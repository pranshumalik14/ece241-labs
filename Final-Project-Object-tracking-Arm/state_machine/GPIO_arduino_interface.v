==> flow/design.v <==
`timescale 1ns / 1ns  
module GPIO_Arduino (input  		reset,
											object_found,
											clock_50,
							output [4:0] sig_out,
							output counted, 
											implement, start_ctr);
wire send_search,
	  send_place,
	  send_stop,
	  send_reset_position;
control_ard C0 (.reset(reset),
					 .object_found(object_found),
					 .counted(counted),
					 .clock(clock_50),
					 .send_search(send_search),
					 .send_place(send_place),
					 .send_stop(send_stop),
					 .send_reset_position(send_reset_position),
					 .start_ctr(start_ctr));
datapath_ard D0 (.send_search(send_search),
					.send_place(send_place),
					.send_stop(send_stop),
					.send_reset_position(send_reset_position),
					.implement(implement),
					.clock(clock_50),
					.signal_out(sig_out));
counter CTR1 (.clock(clock_50), 
				 .start_ctr(start_ctr), 
				 .counted(counted), 
				 .implement(implement));
endmodule 
module control_ard	(input		reset,
											object_found,
											counted,
											clock,
							output reg 	send_search, 
											send_place, 
											send_stop, 
											send_reset_position, 
											start_ctr);
				reg [3:0] current_state, next_state;
				localparam  START_ROUTINE	= 4'd0,
								SET_RESET  		= 4'd1,
								RESET				= 4'd2,
								SET_SEARCH		= 4'd3,
								SEARCH			= 4'd4,
								SET_PLACE		= 4'd5,
								PLACE				= 4'd6,
								SET_STOP			= 4'd7,
								STOP  			= 4'd8;
				always @(*)
				begin
					case (current_state)
						START_ROUTINE:		 	begin
														next_state = SET_RESET;
													end
						SET_RESET:  			begin
														if ((!counted) & (!reset)) 
															next_state = SET_RESET;
														else if (reset)
															next_state = START_ROUTINE;
														else 
															next_state = RESET;
													end
						RESET: 					begin
														next_state = SET_SEARCH;
													end
						SET_SEARCH:				begin
														if ((!counted) & (!reset)) 
															next_state = SET_SEARCH;
														else if (reset)
															next_state = START_ROUTINE;
														else 
															next_state = SEARCH;
													end
						SEARCH: 				  	begin
														if ((!object_found) & (!reset)) 
															next_state = SEARCH;
														else if (reset)
															next_state = START_ROUTINE;
														else
															next_state = SET_PLACE;
													end
						SET_PLACE:				begin
														if ((!counted) & (!reset))
															next_state = SET_PLACE;
														else if (reset)
															next_state = START_ROUTINE;
														else 
															next_state = PLACE;
													end
						PLACE:  		  			begin
														next_state = SET_STOP;
													end
						SET_STOP:				begin
														if ((!reset) & (!counted)) 
															next_state = STOP;
														else if (reset) 
															next_state = START_ROUTINE;
														else  
															next_state = STOP;
													end
						STOP:						begin
														if (reset)
															next_state = START_ROUTINE;
														else
															next_state = STOP;
													end
						default: 				next_state = START_ROUTINE;
					endcase
				end
				always @(*)
				begin
					send_search				= 1'b0;
					send_place				= 1'b0;
					send_stop				= 1'b0;
					send_reset_position	= 1'b0;
					start_ctr 				= 1'b0;
					case (current_state)
						START_ROUTINE:		begin
													send_reset_position = 1;
													start_ctr = 1;
												end
						SET_RESET:  		begin
													send_reset_position = 1;
												end
						RESET: 				begin													
													send_search = 1;
													start_ctr = 1;
												end
						SET_SEARCH:			begin
													send_search = 1;
												end
						SEARCH: 				begin
													send_place = 1;
													start_ctr = 1;
												end
						SET_PLACE:			begin
													send_place = 1;
												end
						PLACE:  		  		begin
													send_stop = 1;
													start_ctr = 1;
												end
						SET_STOP:			begin
													send_stop = 1;
												end
					   STOP:			  		begin
													send_reset_position = 1;
												end
					endcase
				end  
				always @(posedge clock)
				begin
					if(reset)
						current_state <= START_ROUTINE;
					else
						current_state <= next_state;
				end  
endmodule  
module datapath_ard (input 				send_search,
													send_place,
													send_stop,
													send_reset_position,
													implement,
													clock,
							output reg [4:0] 	signal_out);
				localparam	SEARCH			= 4'b1000,
								PLACE				= 4'b0100,
								RESET_POSITION	= 4'b0010,
								STOP				= 4'b0001;
				always @(posedge clock)
				begin
					if(send_reset_position) 
					begin
						signal_out [4:1] <= RESET_POSITION;
				   end
					else if (send_search) 
					begin
						signal_out [4:1] <= SEARCH;
				   end
					else if (send_place) 
					begin
						signal_out [4:1] <= PLACE;
				   end
					else if(send_stop) 
					begin
						signal_out [4:1] <= STOP;
				   end
					signal_out[0] <= implement;
				end
endmodule  
module counter (input clock, start_ctr, output reg counted, implement);
				reg [26:0] cycleCount;
				always @(posedge clock)  
				begin
					if (start_ctr == 1'b1)  
					begin
						cycleCount <= 27'd50000000;
						counted <= 1'b0;
						implement <= 1'b0;
					end
					else if (cycleCount > 0)
					begin
						cycleCount <= cycleCount - 1'b1;  
						counted <= 1'b0;
					end
					else if (cycleCount == 0)
					begin
						counted <= 1'b1;
					end
					if (cycleCount <= 27'd25000000) 
					begin
						implement <= 1'b1;
					end
				end
endmodule  
# Reports on GPIO_Arduino
# What the tools print for GPIO_Arduino, step after step.
# Lines are those of the file above, counted from 1.
# Library cell names are shortened.
# The mark n/a stands for no value.
dict set report inputs {
  design {GPIO_Arduino}
  clock_port {clock_50}
  lib {sky130hd}
  lib_corner {tt_025C_1v80}
}

# After elaboration
# Source: Yosys, flattened and elaborated, memories not mapped. Widths are those after wreduce. Print and check cells do not count.
# Yosys's memory passes give these memory sizes; they may raise the number of words (mostly to a power of two), join words into wider ones and drop unused or constant bits.
dict set report classes {
  n_addsub 1
  n_cmp 2
  eq_ne 8
  n_mux 9
  logic 2
  n_reduce_logical 11
}
# cell count
set op_table {}
lappend op_table {{case mux 4 bit (select 8 bit)} 1}
lappend op_table {{subtractor 27 x 1 -> 27 bit (second input constant)} 1}
lappend op_table {{greater-than comparator 27 x 1 -> 1 bit (second input constant)} 1}
lappend op_table {{<= comparator 27 x 25 -> 1 bit (second input constant)} 1}
lappend op_table {{logical NOT 27 bit} 1}
lappend op_table {{== test 4 x 3 -> 1 bit (second input constant)} 4}
lappend op_table {{2-to-1 mux 4 bit} 4}
lappend op_table {{== test 4 x 2 -> 1 bit (second input constant)} 2}
lappend op_table {{OR reduction 2 bit} 3}
lappend op_table {{== test 4 x 1 -> 1 bit (second input constant)} 1}
lappend op_table {{== test 4 bit (second input constant)} 1}
lappend op_table {{logical NOT 4 bit} 1}
lappend op_table {{2-to-1 mux 2 bit} 2}
lappend op_table {{logical NOT 1 bit} 3}
lappend op_table {{nonzero test 3 bit} 1}
lappend op_table {{OR reduction 3 bit} 1}
lappend op_table {{2-to-1 mux 3 bit} 1}
lappend op_table {{bitwise AND 1 bit} 2}
lappend op_table {{nonzero test 2 bit} 1}
lappend op_table {{2-to-1 mux 1 bit} 1}
dict set report word_totals {
  ff_bits 38
  romBits 80
  clocked_rd_ports_x_width 5
  n_memories 1
  input_bits 3
  elab_cells 42
}
# memory words width rd write_ports line
set memory_table {}
lappend memory_table {{(no name shown)} 16 5 1 0 120} ;# case (current_state)

# Longest topological paths
# Longest topological path by Yosys (ltp), each cell counted once; first at word level (registers and memories cut), then after technology mapping (sequential cells cut; the memories' decode and read muxes count).
dict set report depth {
  ltp_word 5
  ABC_AREA 0
  mapped_depth 9
  ltp_nobuf 7
}

# Mapped cells and area
# Source: synth_stat.txt of the flow (Yosys; design flattened, memories mapped). It holds for the ABC_AREA given above (unset counts as 0); a run with the other value may have another netlist.
# Totals and module areas in this step are rounded.
# cell count area_total_um2
set types {}
lappend types {dfxtp_1 43 860.826}
lappend types {xor2_1 17 148.893}
lappend types {nor2_1 29 108.854}
lappend types {nand2_1 24 90.086}
lappend types {a21oi_1 15 75.072}
lappend types {nand3_1 12 60.058}
lappend types {nor3_1 11 55.053}
lappend types {or4_1 7 52.55}
lappend types {or3_1 6 37.536}
lappend types {nor4_1 5 31.28}
lappend types {inv_1 8 30.029}
lappend types {nand4b_1 3 26.275}
lappend types {ha_1 2 25.024}
lappend types {buf_6 2 22.522}
lappend types {clkbuf_1 6 22.522}
lappend types {o31ai_1 3 22.522}
lappend types {or4b_2 2 20.019}
lappend types {nand4_1 3 18.768}
# Other cell types: 26; their cells: 34.
dict set report synth_totals {
  cells 232
  yosys_area_um2 1979
  ff_cells 43
}
# By module: a second synthesis without flattening, with its own total; a netlist apart from the flattened one above.
dict set report unflattened {
  hier_cells 236
  area_unflattened_um2 2081
}
# Rows give one instance, submodules left out.
# mod instances n_cells area_um2 mod_seq_area_um2
set modules {}
lappend modules {counter 1 179 1534 580.6}
lappend modules {control_ard 1 42 386.6 180.2}
lappend modules {datapath_ard 1 15 160.2 100.1}
lappend modules {GPIO_Arduino 1 0 0.0 0.0}

# Path before layout
# OpenSTA on the mapped netlist: ideal clock, no wires. The path of least setup slack (recovery checks aside). Input and output delay are each 20% of the period. Register names are those of the netlist, which keeps one name where synthesis merged equal registers.
dict set report synth_path {
  kind {register to register}
  start {register CTR1.cycleCount[0]}
  end {register CTR1.cycleCount[23]}
  clock_period_ps 2370
  launch_ps 0
  arrival_time_ps 2154
  required_ps 2241
  slack_ps 86
  path_delay_ps 2283
  driving_pins 10
  n_path_buf 2
  period_less_setup_slack_ps 2284
}
# "path_delay_ps" is the arrival time less input delay plus setup time.
# "driving_pins" counts driving pins, that of a launching flip-flop among them; a cell with two outputs on the path counts twice.
# "period_less_setup_slack_ps" is the clock period less the worst setup slack; recovery checks do not enter. This is arithmetic on one report: input and output delays are still those of the set period (20% each).
# Between the ends stands the longest chain of elaborated cells between them, by number of cells; it is not shown to be the way that was timed. Of several equally long chains one is given.
# A line is the first line of the expression or statement that the cell stems from. Yosys adds cells for indexed reads and writes and turns some case tables into memories.
dict set report synth_via {
  cell_sequence {dfxtp_1 > inv_1 > ha_1 > or4b_2 > or4_4 > buf_6 > buf_6 > nand4_1 > xor2_1 > nand2_1}
  elab_chain_cells 1
  cells_between 2
}
# element line
set synth_lines {}
lappend synth_lines {{start: declaration} 195} ;# reg [26:0] cycleCount;
lappend synth_lines {{start: assignment} 200} ;# cycleCount <= 27'd50000000;
lappend synth_lines {{start: assignment} 206} ;# cycleCount <= cycleCount - 1'b1;
lappend synth_lines {{subtractor 27 x 1 -> 27 bit} 206}
lappend synth_lines {{end: assignment} 200}
lappend synth_lines {{end: assignment} 206}
lappend synth_lines {{end: declaration} 195}

# Timing after layout
# Path of least setup slack in the final report of run 2 (OpenROAD, finished layout, wires in). Where an end is a register, its clock arrival counts in the times.
# The report prints the path's times to 10 ps; the period is as set.
dict set report layout_path {
  kind {register to register}
  start {register CTR1.cycleCount[0]}
  end {register CTR1.cycleCount[7]}
  clock_period_ps 2660
  launch_ps 350
  arrival_time_ps 2730
  required_ps 2900
  slack_ps 170
  driving_pins 8
  n_path_buf 0
}
# Between the ends stands the longest chain of elaborated cells between them, by number of cells; it is not shown to be the way that was timed. Of several equally long chains one is given.
dict set report layout_via {
  cell_sequence {dfxtp_1 > inv_1 > ha_1 > or4b_2 > or4_4 > o211ai_1 > xnor2_1 > nand2_1}
  elab_chain_cells 1
  cells_between 2
}
# element line
set layout_lines {}
lappend layout_lines {{start: declaration} 195} ;# reg [26:0] cycleCount;
lappend layout_lines {{start: assignment} 200} ;# cycleCount <= 27'd50000000;
lappend layout_lines {{start: assignment} 206} ;# cycleCount <= cycleCount - 1'b1;
lappend layout_lines {{subtractor 27 x 1 -> 27 bit} 206}
lappend layout_lines {{end: assignment} 200}
lappend layout_lines {{end: assignment} 206}
lappend layout_lines {{end: declaration} 195}

; Measured results for GPIO_Arduino: 2 stored runs of the Yosys and OpenROAD flow on sky130hd. The settings differ; the order carries no meaning. The constraints put input and output delay at 20% of the set period each and load the outputs with 0.01 pF.
; By "achieved_clock_period_ps" is meant the clock period of the run minus its worst setup slack. This is arithmetic on one report: input and output delays are still those of the set period (20% each).
; "timing.worst_path_ps" is the time allowed to the run's worst setup path (the clock period less input and output delay, where it has them) less its slack. Clock arrival times count: a late capture clock shortens it, a late launch clock lengthens it.
; "design_power_w" is the tool's figure for a default switching activity; nothing was simulated.
; "timing.worst_path_ps" is given in steps of 10 ps.
; Measured values are rounded.

[run 1: settings]
period_ns = 3.57
CORE_UTILIZATION = 59
SETUP_SLACK_MARGIN = 0.38
PLACE_DENSITY_LB_ADDON = 0.08
CORE_ASPECT_RATIO = 1.99
CELL_PAD_IN_SITES_DETAIL_PLACEMENT = 2
TNS_END_PERCENT = 45
GPL_TIMING_DRIVEN = 0
CTS_CLUSTER_DIAMETER = 332
CAP_MARGIN = 40
MIN_ROUTING_LAYER = met2
MAX_ROUTING_LAYER = met5
CORE_MARGIN = 2
SLEW_MARGIN = 20
[run 1: results]
outcome = no final report: placement broke off with DPL-0033

[run 2: settings]
period_ns = 2.66
CORE_UTILIZATION = 65
PLACE_DENSITY = 0.61
CORE_ASPECT_RATIO = 1.22
CORE_MARGIN = 5
ABC_AREA = 0
GPL_ROUTABILITY_DRIVEN = 0
CTS_CLUSTER_SIZE = 97
SLEW_MARGIN = 40
MIN_ROUTING_LAYER = met1
CAP_MARGIN = 20
[run 2: results]
stdcell_area_um2 = 2180
fin_hold_ws_ps = 389
synth_chip_area_um2 = 1979
tns_ps = 0
utilization_pct = 73.3
design_power_w = 0.001389
worstSetupSlack_ps = 168
achieved_clock_period_ps = 2492
timing.worst_path_ps = 2490
timing.worst_path_kind = register to register
design.die.area_um2 = 4254
