==> flow/design.v <==
`timescale 1ns / 1ns  
module fpga_top (input [9:0] SW, input [3:0] KEY, input CLOCK_50, 
					output [9:0] LEDR, output [6:0] HEX0, HEX1);
				wire resetn;
				wire go;
				wire [7:0] data_result;
				assign go = ~KEY[1];
				assign resetn = KEY[0];
				assign LEDR[7:0] = data_result;
				poly_calc u0 (.clk(CLOCK_50), .resetn(resetn), .go(go), .data_in(SW[7:0]),
							.data_result(data_result));
				hex_decoder H0 (.hex_digit(data_result[3:0]), .segments(HEX0));
				hex_decoder H1 (.hex_digit(data_result[7:4]), .segments(HEX1));
endmodule  
module poly_calc (input clk, resetn, go, input [7:0] data_in, 
						output [7:0] data_result);
				wire ld_a, ld_b, ld_c, ld_x, ld_r;
				wire ld_alu_out;
				wire [1:0]  alu_select_a, alu_select_b;
				wire alu_op;
				control C0 (.clk(clk), .resetn(resetn), .go(go), .ld_alu_out(ld_alu_out), 
								.ld_x(ld_x), .ld_a(ld_a), .ld_b(ld_b), .ld_c(ld_c), 
								.ld_r(ld_r), .alu_select_a(alu_select_a), 
								.alu_select_b(alu_select_b), .alu_op(alu_op));
				datapath D0 (.clk(clk), .resetn(resetn), .ld_alu_out(ld_alu_out), 
								.ld_x(ld_x), .ld_a(ld_a), .ld_b(ld_b), .ld_c(ld_c), 
								.ld_r(ld_r), .alu_select_a(alu_select_a), 
								.alu_select_b(alu_select_b), .alu_op(alu_op),
								.data_in(data_in), .data_result(data_result));
endmodule  
module control (input clk, resetn, go, output reg  ld_a, ld_b, ld_c, ld_x, 
					ld_r, ld_alu_out, output reg [1:0]  alu_select_a, alu_select_b,
					output reg alu_op);
				reg [5:0] current_state, next_state; 
				localparam  S_LOAD_A 		 = 5'd0,
								S_LOAD_A_WAIT   = 5'd1,
								S_LOAD_B        = 5'd2,
								S_LOAD_B_WAIT   = 5'd3,
								S_LOAD_C        = 5'd4,
								S_LOAD_C_WAIT   = 5'd5,
								S_LOAD_X        = 5'd6,
								S_LOAD_X_WAIT   = 5'd7,
								S_CYCLE_0       = 5'd8,
								S_CYCLE_1       = 5'd9,
								S_CYCLE_2       = 5'd10,
								S_CYCLE_3       = 5'd11;
				always @(*)
				begin
				case (current_state)
					S_LOAD_A: next_state = go ? S_LOAD_A_WAIT : S_LOAD_A;
					S_LOAD_A_WAIT: next_state = go ? S_LOAD_A_WAIT : S_LOAD_B;
					S_LOAD_B: next_state = go ? S_LOAD_B_WAIT : S_LOAD_B; 
					S_LOAD_B_WAIT: next_state = go ? S_LOAD_B_WAIT : S_LOAD_C;
					S_LOAD_C: next_state = go ? S_LOAD_C_WAIT : S_LOAD_C; 
					S_LOAD_C_WAIT: next_state = go ? S_LOAD_C_WAIT : S_LOAD_X;
					S_LOAD_X: next_state = go ? S_LOAD_X_WAIT : S_LOAD_X; 
					S_LOAD_X_WAIT: next_state = go ? S_LOAD_X_WAIT : S_CYCLE_0; 
					S_CYCLE_0: next_state = S_CYCLE_1;
					S_CYCLE_1: next_state = S_CYCLE_2;
					S_CYCLE_2: next_state = S_CYCLE_3;
					S_CYCLE_3: next_state = S_LOAD_A; 
					default: next_state = S_LOAD_A;
				endcase
				end  
				always @(*)
				begin
					ld_alu_out = 1'b0;
					ld_a = 1'b0;
					ld_b = 1'b0;
					ld_c = 1'b0;
					ld_x = 1'b0;
					ld_r = 1'b0;
					alu_select_a = 2'b0;
					alu_select_b = 2'b0;
					alu_op       = 1'b0;
					case (current_state)
						S_LOAD_A: begin
										ld_a = 1'b1;
									 end
						S_LOAD_B: begin
										ld_b = 1'b1;
									 end
						S_LOAD_C: begin
										ld_c = 1'b1;
									 end
						S_LOAD_X: begin
										ld_x = 1'b1;
									 end
						S_CYCLE_0: begin  
										ld_alu_out = 1'b1; ld_b = 1'b1;  
										alu_select_a = 2'd1;  
										alu_select_b = 2'd3;  
										alu_op = 1'b1;  
									  end
						S_CYCLE_1: begin  
										ld_alu_out = 1'b1; ld_a = 1'b1;  
										alu_select_a = 2'd0;  
										alu_select_b = 2'd1;  
										alu_op = 1'b0;  
									  end
						S_CYCLE_2: begin  
										ld_alu_out = 1'b1; ld_a = 1'b1;  
										alu_select_a = 2'd0;  
										alu_select_b = 2'd3;  
										alu_op = 1'b1;  
									  end
						S_CYCLE_3: begin  
										ld_r = 1'b1;  
										alu_select_a = 2'd0;  
										alu_select_b = 2'd2;  
										alu_op = 1'b0;  
									  end
					endcase		 
				end  
				always @(posedge clk)
				begin
					if(!resetn)
						current_state <= S_LOAD_A;
					else
						current_state <= next_state;
				end  
endmodule  
module datapath (input clk, resetn, ld_x, ld_a, ld_b, ld_c,
					ld_r, alu_op, ld_alu_out, input [7:0] data_in, 
					input [1:0] alu_select_a, alu_select_b,
					output reg [7:0] data_result);
				reg [7:0] a, b, c, x;  
				reg [7:0] alu_out;  
				reg [7:0] alu_a, alu_b;  
				always@(posedge clk) begin
				  if(!resetn) 
				  begin
						a <= 8'b0; 
						b <= 8'b0; 
						c <= 8'b0; 
						x <= 8'b0; 
				  end
				  else 
				  begin
						if(ld_a)
							 a <= ld_alu_out ? alu_out : data_in;
						if(ld_b)
							 b <= ld_alu_out ? alu_out : data_in;
						if(ld_x)
							 x <= data_in;
						if(ld_c)
							 c <= data_in;
				  end
				end
				always@(posedge clk) begin
				  if(!resetn) begin
						data_result <= 8'b0; 
				  end
				  else 
						if(ld_r)
							 data_result <= alu_out;
				end
				always @(*)
				begin
				  case (alu_select_a)
						2'd0:
							 alu_a = a;
						2'd1:
							 alu_a = b;
						2'd2:
							 alu_a = c;
						2'd3:
							 alu_a = x;
						default: alu_a = 8'b0;
				  endcase
				  case (alu_select_b)
						2'd0:
							 alu_b = a;
						2'd1:
							 alu_b = b;
						2'd2:
							 alu_b = c;
						2'd3:
							 alu_b = x;
						default: alu_b = 8'b0;
				  endcase
				end
				always @(*)
				begin : ALU
				  case (alu_op)
						0: begin
								 alu_out = alu_a + alu_b; 
							end
						1: begin
								 alu_out = alu_a * alu_b;
							end
						default: alu_out = 8'b0;
				  endcase
				end
endmodule  
module hex_decoder(input [3:0] hex_digit, output reg [6:0] segments);
				always @(*)
				begin
					case (hex_digit)
						4'h0: segments = 7'b100_0000;
						4'h1: segments = 7'b111_1001;
						4'h2: segments = 7'b010_0100;
						4'h3: segments = 7'b011_0000;
						4'h4: segments = 7'b001_1001;
						4'h5: segments = 7'b001_0010;
						4'h6: segments = 7'b000_0010;
						4'h7: segments = 7'b111_1000;
						4'h8: segments = 7'b000_0000;
						4'h9: segments = 7'b001_1000;
						4'hA: segments = 7'b000_1000;
						4'hB: segments = 7'b000_0011;
						4'hC: segments = 7'b100_0110;
						4'hD: segments = 7'b010_0001;
						4'hE: segments = 7'b000_0110;
						4'hF: segments = 7'b000_1110;   
						default: segments = 7'h7f;
					endcase
				end
endmodule  
### Reports on fpga_top

Tool output for the design above, in the order of the flow.
Lines are those of the file above, counted from 1.
Operators carry their Yosys type and port widths (W data, S select, Z words).
Not given: --

* top: fpga_top
* clock input: CLOCK_50
* cell library: sky130hd
* timing corner: tt_025C_1v80

### Word level

Yosys after proc, flatten, opt, wreduce and memory -nomap, before mapping. Print and check cells are not counted.
Yosys's memory passes give these memory sizes; they may raise the number of words (mostly to a power of two), join words into wider ones and drop unused or constant bits.

* $add $sub $neg: 1
* multiply operators: 1
* equality and inequality tests: 16
* multiplexer cells: 19
* bitwise operators: 1
* reductions and logical operators: 4

Operator list (number)
* $mul A8 B8 Y8: 1
* $pmux W8 S4: 2
* $pmux W5 S11: 1
* $eq A6 B3 Y1 const B: 4
* $mux W4: 6
* $eq A6 B4 Y1 const B: 3
* $pmux W8 S2: 1
* $eq A6 B2 Y1 const B: 2
* $mux W11: 1
* $eq A2 B2 Y1 const B: 4
* $add A8 B8 Y8: 1
* $mux W8: 1
* $logic_not A2 Y1: 3
* $eq A6 B1 Y1 const B: 1
* $logic_not A6 Y1: 1
* $eq A2 B1 Y1 const B: 2
* $mux W2: 2
* $mux W1: 4
* $mux W3: 1
* $not A1 Y1: 1

* register bits after elaboration: 46
* ROM bits: 384
* clocked read ports x word width: 24
* memories: 3
* input bits: 15
* elaborated cells: 51

Memories
* (no name shown): words 16, bits a word 10, rd ports 1, wr ports 0, line 76 `case (current_state)`
* (no name shown): words 16, bits a word 7, rd ports 1, wr ports 0, line 199 `case (hex_digit)`
* (no name shown): words 16, bits a word 7, rd ports 1, wr ports 0, line 199

### Logic depth

Yosys ltp: most cells in a row. Word level: on the elaborated netlist, between registers, memories and ports. Mapped: between sequential cells and ports; inverters and the memories' decode and read muxes count.

* word-level depth: 8
* ABC_AREA: 0
* depth in mapped cells: 23
* gate-level depth less buffers: 21

### Synthesis result

Source: synth_stat.txt of the flow (Yosys; design flattened, memories mapped). It holds for the ABC_AREA given above (unset counts as 0); a run with the other value may have another netlist.

* mapped cells: 475
* chip area (Yosys): 4331.7 sq um
* sequential area: 1341.3 sq um
* flip-flop cells: 67
* buffer cells: 21

Cell types (number)
* sky130_fd_sc_hd__dfxtp_1: 67
* sky130_fd_sc_hd__ha_1: 37
* sky130_fd_sc_hd__mux2i_1: 39
* sky130_fd_sc_hd__fa_1: 13
* sky130_fd_sc_hd__nor2_1: 61
* sky130_fd_sc_hd__inv_1: 54
* sky130_fd_sc_hd__mux4_2: 7
* sky130_fd_sc_hd__nand2_1: 37
* sky130_fd_sc_hd__a21oi_1: 26
* sky130_fd_sc_hd__xnor2_1: 12
* sky130_fd_sc_hd__o21ai_0: 13
* sky130_fd_sc_hd__and2_1: 9
* sky130_fd_sc_hd__mux2_2: 5
* sky130_fd_sc_hd__o22ai_1: 8
* sky130_fd_sc_hd__buf_6: 4
* sky130_fd_sc_hd__xnor3_1: 2
* sky130_fd_sc_hd__clkbuf_1: 10
* sky130_fd_sc_hd__nand2b_1: 6

Not listed: further types 42, cells in them 65.
By module: a second synthesis without flattening, with its own total; a netlist apart from the flattened one above.

* cell total of the unflattened synthesis: 470
* area (unflattened synthesis): 4362.9 sq um

Rows give one instance, submodules left out.

Modules
* datapath: instances 1, cells 329, area 3229.3 sq um, seq. area 800.8 sq um
* control: instances 1, cells 67, area 598.1 sq um, seq. area 260.2 sq um
* hex_decoder: instances 2, cells 35, area 256.5 sq um, seq. area 0.0 sq um
* fpga_top: instances 1, cells 4, area 22.5 sq um, seq. area 0.0 sq um
* poly_calc: instances 1, cells 0, area 0.0 sq um, seq. area 0.0 sq um

### Timing after synthesis

OpenSTA on the mapped netlist: ideal clock, no wires. The path of least setup slack (recovery checks aside). Input and output delay are each 20% of the period. Register names are those of the netlist, which keeps one name where synthesis merged equal registers.

* kind: register -> register
* start point: reg (name not given)
* end point: reg (name not given)
* period: 7.27 ns
* time at the first pin: 0.000 ns
* arrival: 4.915 ns
* required time: 7.151 ns
* path slack: 2.237 ns
* path delay: 5.034 ns
* stages: 21
* synthesis period reached: 5.033 ns

"path delay" = arrival - input delay + setup time.
"stages" counts driving pins, that of a launching flip-flop among them; a cell with two outputs on the path counts twice.
"synthesis period reached" is the clock period less the worst setup slack; recovery checks do not enter. This is arithmetic on one report: input and output delays are still those of the set period (20% each).

* cell sequence: sky130_fd_sc_hd__dfxtp_1 > sky130_fd_sc_hd__buf_6 > sky130_fd_sc_hd__mux4_2 > sky130_fd_sc_hd__ha_1 > sky130_fd_sc_hd__inv_1 > sky130_fd_sc_hd__fa_1 > sky130_fd_sc_hd__inv_1 > sky130_fd_sc_hd__ha_1 > sky130_fd_sc_hd__fa_1 > sky130_fd_sc_hd__inv_1 > sky130_fd_sc_hd__fa_1 > sky130_fd_sc_hd__inv_1 > sky130_fd_sc_hd__ha_1 > sky130_fd_sc_hd__a21oi_1 > sky130_fd_sc_hd__xnor3_1 > sky130_fd_sc_hd__xnor3_1 > sky130_fd_sc_hd__o21ai_2 > sky130_fd_sc_hd__o221ai_2 > sky130_fd_sc_hd__buf_6 > sky130_fd_sc_hd__nand2_1 > sky130_fd_sc_hd__o221a_1

No chain of elaborated cells between the ends is given.

### Path in the finished layout

Path of least setup slack in the final report of entry A (OpenROAD, finished layout, wires in). Where an end is a register, its clock arrival counts in the times.

* kind: register -> register
* start point: reg (name not given)
* end point: reg (name not given)
* period: 8.58 ns
* time at the first pin: 0.33 ns
* arrival: 6.17 ns
* required time: 8.80 ns
* path slack: 2.64 ns
* stages: 19

* cell sequence: sky130_fd_sc_hd__dfxtp_2 > sky130_fd_sc_hd__mux4_2 > sky130_fd_sc_hd__ha_1 > sky130_fd_sc_hd__inv_1 > sky130_fd_sc_hd__fa_1 > sky130_fd_sc_hd__inv_1 > sky130_fd_sc_hd__ha_1 > sky130_fd_sc_hd__fa_1 > sky130_fd_sc_hd__inv_1 > sky130_fd_sc_hd__fa_1 > sky130_fd_sc_hd__inv_1 > sky130_fd_sc_hd__ha_1 > sky130_fd_sc_hd__a21oi_1 > sky130_fd_sc_hd__xnor3_1 > sky130_fd_sc_hd__xnor3_1 > sky130_fd_sc_hd__o21ai_2 > sky130_fd_sc_hd__o221ai_2 > sky130_fd_sc_hd__o21ai_0 > sky130_fd_sc_hd__a211o_1

No chain of elaborated cells between the ends is given.

Subject: flow runs of fpga_top

Hi,

fpga_top through Yosys and OpenROAD on sky130hd: 2 stored runs, unordered, with their settings and measured results. The constraints put input and output delay at 20% of the set period each and load the outputs with 0.01 pF.
"allowed time less slack (worst setup path)": the worst setup path's part of the clock period (all of it between registers, 20% less for each end at a port) less its slack. A launch clock that arrives late makes it longer, a capture clock that arrives late makes it shorter.
"total power after layout" is the tool's figure for a default switching activity; nothing was simulated.

### Entry A

==> flow/run.sh <==
#!/bin/bash
# the make line also repeats the synthesis and layout settings of config.mk as NAME=value (left out here)
make -C /OpenROAD-flow-scripts/flow DESIGN_CONFIG=/design/flow/config.mk WORK_HOME=/design/flow/orfs CLKGATE_MAP_FILE= finish
==> flow/config.mk <==
export PLATFORM = sky130hd
export DESIGN_NAME = fpga_top
export DESIGN_NICKNAME = fpga_top
export VERILOG_FILES = /design/flow/design.v
export SDC_FILE = /design/flow/constraint.sdc
export NUM_CORES = 4
export LEC_CHECK = 0
export ABC_AREA = 0
export CAP_MARGIN = 20
export CELL_PAD_IN_SITES_GLOBAL_PLACEMENT = 1
export CORE_MARGIN = 3
export CORE_UTILIZATION = 57
export CTS_CLUSTER_DIAMETER = 378
export GPL_ROUTABILITY_DRIVEN = 1
export HOLD_SLACK_MARGIN = -0.08
export MIN_ROUTING_LAYER = met1
export PLACE_DENSITY_LB_ADDON = 0.29
export SETUP_SLACK_MARGIN = 1.17
export SLEW_MARGIN = 30
==> flow/constraint.sdc <==
create_clock -name core_clock -period 8.58 [get_ports {CLOCK_50}]
set_input_delay 1.7160 -clock core_clock [delete_from_list [all_inputs] [get_ports {CLOCK_50}]]
set_output_delay 1.7160 -clock core_clock [all_outputs]
set_load 0.01 [all_outputs]

Results of entry A:
- Area of the die: 8681.6 sq um
- Allowed time less slack (worst setup path): 5.94 ns
- Critical path type: register -> register
- Mapped cell area after synthesis: 4331.7 sq um
- Utilization in the final report: 0.665
- Total power after layout: 0.6907 mW
- Setup slack of the worst path: 2.637 ns

### Entry B

==> flow/run.sh <==
#!/bin/bash
# the make line also repeats the synthesis and layout settings of config.mk as NAME=value (left out here)
make -C /OpenROAD-flow-scripts/flow DESIGN_CONFIG=/design/flow/config.mk WORK_HOME=/design/flow/orfs CLKGATE_MAP_FILE= finish
==> flow/config.mk <==
export PLATFORM = sky130hd
export DESIGN_NAME = fpga_top
export DESIGN_NICKNAME = fpga_top
export VERILOG_FILES = /design/flow/design.v
export SDC_FILE = /design/flow/constraint.sdc
export NUM_CORES = 4
export LEC_CHECK = 0
export CAP_MARGIN = 40
export CELL_PAD_IN_SITES_DETAIL_PLACEMENT = 1
export CELL_PAD_IN_SITES_GLOBAL_PLACEMENT = 2
export CORE_MARGIN = 4
export CORE_UTILIZATION = 43
export MAX_ROUTING_LAYER = met4
export MIN_ROUTING_LAYER = met1
export SLEW_MARGIN = 0
==> flow/constraint.sdc <==
create_clock -name core_clock -period 6.08 [get_ports {CLOCK_50}]
set_input_delay 1.2160 -clock core_clock [delete_from_list [all_inputs] [get_ports {CLOCK_50}]]
set_output_delay 1.2160 -clock core_clock [all_outputs]
set_load 0.01 [all_outputs]

Results of entry B:
- Area of the die: 11743.0 sq um
- Allowed time less slack (worst setup path): 5.63 ns
- Critical path type: register -> register
- Mapped cell area after synthesis: 4331.7 sq um
- Utilization in the final report: 0.512
- Total power after layout: 1.000 mW
- Setup slack of the worst path: 0.449 ns

Regards
